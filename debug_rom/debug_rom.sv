==> flow/design.v <==
module debug_rom (
  input  logic         clk_i,
  input  logic         req_i,
  input  logic [63:0]  addr_i,
  output logic [63:0]  rdata_o
);
  localparam int unsigned RomSize = 19;
  const logic [RomSize-1:0][63:0] mem = {
    64'h00000000_7b200073,
    64'h7b302573_7b202473,
    64'h10852423_f1402473,
    64'ha85ff06f_7b302573,
    64'h7b202473_10052223,
    64'h00100073_7b302573,
    64'h10052623_00c51513,
    64'h00c55513_00000517,
    64'h7b351073_fd5ff06f,
    64'hfa041ce3_00247413,
    64'h40044403_00a40433,
    64'hf1402473_02041c63,
    64'h00147413_40044403,
    64'h00a40433_10852023,
    64'hf1402473_00c51513,
    64'h00c55513_00000517,
    64'h7b351073_7b241073,
    64'h0ff0000f_04c0006f,
    64'h07c0006f_00c0006f
  };
  logic [$clog2(RomSize)-1:0] addr_q;
  always_ff @(posedge clk_i) begin
    if (req_i) begin
      addr_q <= addr_i[$clog2(RomSize)-1+3:3];
    end
  end
  always_comb begin : p_outmux
    rdata_o = '0;
    if (addr_q < $clog2(RomSize)'(RomSize)) begin
        rdata_o = mem[addr_q];
    end
  end
endmodule
# --- Tool chain data of debug_rom ---
# The steps from the RTL of debug_rom to its reports follow in flow order.
# Lines are those of the file above, counted from 1.
inputs:
  design: "debug_rom"
  clock: "clk_i"
  library: "sky130hd"
  corner: "tt_025C_1v80"

# --- Word level ---
# Counts by Yosys on the flattened word-level netlist (proc, flatten, opt, wreduce; memories kept). Register bits leave out memories and registers merged into their read ports (data or address); mux counts leave out enables and synchronous resets folded into registers. Print and check cells are left out. Cells with the same type and inputs are merged into one.
word_totals:
  ff_bits: 5
  latch_bits: 0
  ramBits: 0
  romBits: 0
  clocked_rd_ports_x_width: 0
  n_memories: 0
  elab_cells: 4
classes:
  n_addsub: 0
  multipliers: 0
  n_div: 0
  n_cmp: 1
  n_eq: 0
  shift: 1
  n_mux: 1
  n_logic: 0
  n_reduce_logical: 0
op_table:
  columns: ["op", "count"]
  rows:
  - ["1216-bit by 12-bit variable part select with 64-bit output with constant A", 1]
  - ["64-bit two-way mux", 1]
  - ["5-bit < comparator with constant B", 1]

# --- Logic depth ---
# Longest topological path by Yosys (ltp), each cell counted once; first at word level (registers and memories cut), then after technology mapping (sequential cells cut; the memories' decode and read muxes count).
logic_depth:
  depth_word: 2
  ABC_AREA: 1
  depth_mapped: 10
  depth_no_buf: 9

# --- After synthesis ---
# Yosys stat after the flow's synthesis: flattened, memories mapped to cells. It holds for the ABC_AREA given above (unset counts as 0); a run with the other value may have another netlist.
# The area totals of this step are shown rounded.
types:
  columns: ["cell_type", "count"]
  rows:
  - ["sky130_fd_sc_hd__nand2_1", 66]
  - ["sky130_fd_sc_hd__nor2_1", 52]
  - ["sky130_fd_sc_hd__edfxtp_1", 5]
  - ["sky130_fd_sc_hd__nand3_1", 22]
  - ["sky130_fd_sc_hd__ha_1", 8]
  - ["sky130_fd_sc_hd__inv_1", 25]
  - ["sky130_fd_sc_hd__buf_4", 11]
  - ["sky130_fd_sc_hd__a21oi_1", 15]
  - ["sky130_fd_sc_hd__o21ai_0", 12]
  - ["sky130_fd_sc_hd__buf_2", 7]
  - ["sky130_fd_sc_hd__o22ai_1", 3]
  - ["sky130_fd_sc_hd__clkbuf_8", 1]
  - ["sky130_fd_sc_hd__buf_6", 1]
  - ["sky130_fd_sc_hd__nor2_4", 1]
  - ["sky130_fd_sc_hd__nor3_1", 2]
  - ["sky130_fd_sc_hd__o21ai_1", 2]
  - ["sky130_fd_sc_hd__nor3b_1", 1]
  - ["sky130_fd_sc_hd__o21a_1", 1]
# Not listed: further types 7, cells in them 7.
mapped:
  mapped_cells: 242
  synth_area_um2: 1300
  ffs: 5

# --- Worst setup path after synthesis ---
# Path of least setup slack by OpenSTA after synthesis, without wires, with an ideal clock, recovery checks aside; 20% of the period is set as input and as output delay. Where synthesis merged equal registers, the netlist keeps one of their names.
synth_timing:
  path_type: "reg-to-output"
  from: "register addr_q[1]"
  to: "output rdata_o[63]"
  period_ns: 2.93
  out_delay_ns: 0.586
  launch_ns: 0.000
  arrival_ns: 1.559
  t_required_ns: 2.344
  setup_slack_ns: 0.785
  delay_ns: 1.559
  path_stages: 9
  n_path_buf: 1
  period_less_setup_slack_ns: 2.145
# "delay_ns" is the arrival time less input delay plus setup time.
# At an output port there is no setup time.
# "path_stages": output pins that drive a net of the path, with the launching flip-flop's if there is one; two outputs of one cell count as two.
# "period_less_setup_slack_ns" is the clock period less the worst setup slack; recovery checks do not enter. This is arithmetic on one report: input and output delays are still those of the set period (20% each).
# Between the ends stands the longest chain of elaborated cells between them, by number of cells; it is not shown to be the way that was timed. Of several equally long chains one is given.
# Each line given opens the expression or statement behind the cell; cells for indexed reads and writes are added by Yosys, which also makes memories of some case tables.
synth_via:
  cell_sequence: "sky130_fd_sc_hd__edfxtp_1 sky130_fd_sc_hd__buf_2 sky130_fd_sc_hd__inv_1 sky130_fd_sc_hd__ha_1 sky130_fd_sc_hd__inv_1 sky130_fd_sc_hd__nand2_1 sky130_fd_sc_hd__inv_1 sky130_fd_sc_hd__nor2_1 sky130_fd_sc_hd__nor3_1"
  elab_chain_len: 2
  cells_between: 3
  cone_lines: 2
synth_rtl:
  columns: ["element", "line_no", "rtl"]
  rows:
  - ["start: declaration", 29, "logic [$clog2(RomSize)-1:0] addr_q;"]
  - ["start: assignment", 32, "addr_q <= addr_i[$clog2(RomSize)-1+3:3];"]
  - ["5-bit < comparator", 37, "if (addr_q < $clog2(RomSize)'(RomSize)) begin"]
  - ["64-bit two-way mux", 37, null]
  - ["end: declaration", 5, "output logic [63:0]  rdata_o"]

# module debug_rom, platform sky130hd, 2 stored runs of the flow under differing settings, order arbitrary. Input and output delays are each 20% of the period that was set; the output load is 0.01 pF.
runs:
  - name: "job 1"
    settings:
      period_ns: 4.12
      CORE_UTILIZATION: 40
      SETUP_SLACK_MARGIN: 0.9
      PLACE_DENSITY_LB_ADDON: 0.07
      CORE_ASPECT_RATIO: 0.66
      CELL_PAD_IN_SITES_DETAIL_PLACEMENT: 1
      TNS_END_PERCENT: 25
      ABC_AREA: 1
      CAP_MARGIN: 20
      CORE_MARGIN: 2
      SLEW_MARGIN: 20
    outcome: "no results, clock tree synthesis failed with DPL-0033"
  - name: "job 2"
    settings:
      period_ns: 1.89
      CORE_UTILIZATION: 39
      SETUP_SLACK_MARGIN: 0.37
      PLACE_DENSITY_LB_ADDON: 0.12
      CELL_PAD_IN_SITES_DETAIL_PLACEMENT: 1
      ABC_AREA: 0
      CTS_CLUSTER_SIZE: 53
      CAP_MARGIN: 35
      SLEW_MARGIN: 40
      MAX_ROUTING_LAYER: "met4"
      CORE_MARGIN: 2
    outcome: "no results, placement failed with DPL-0033"
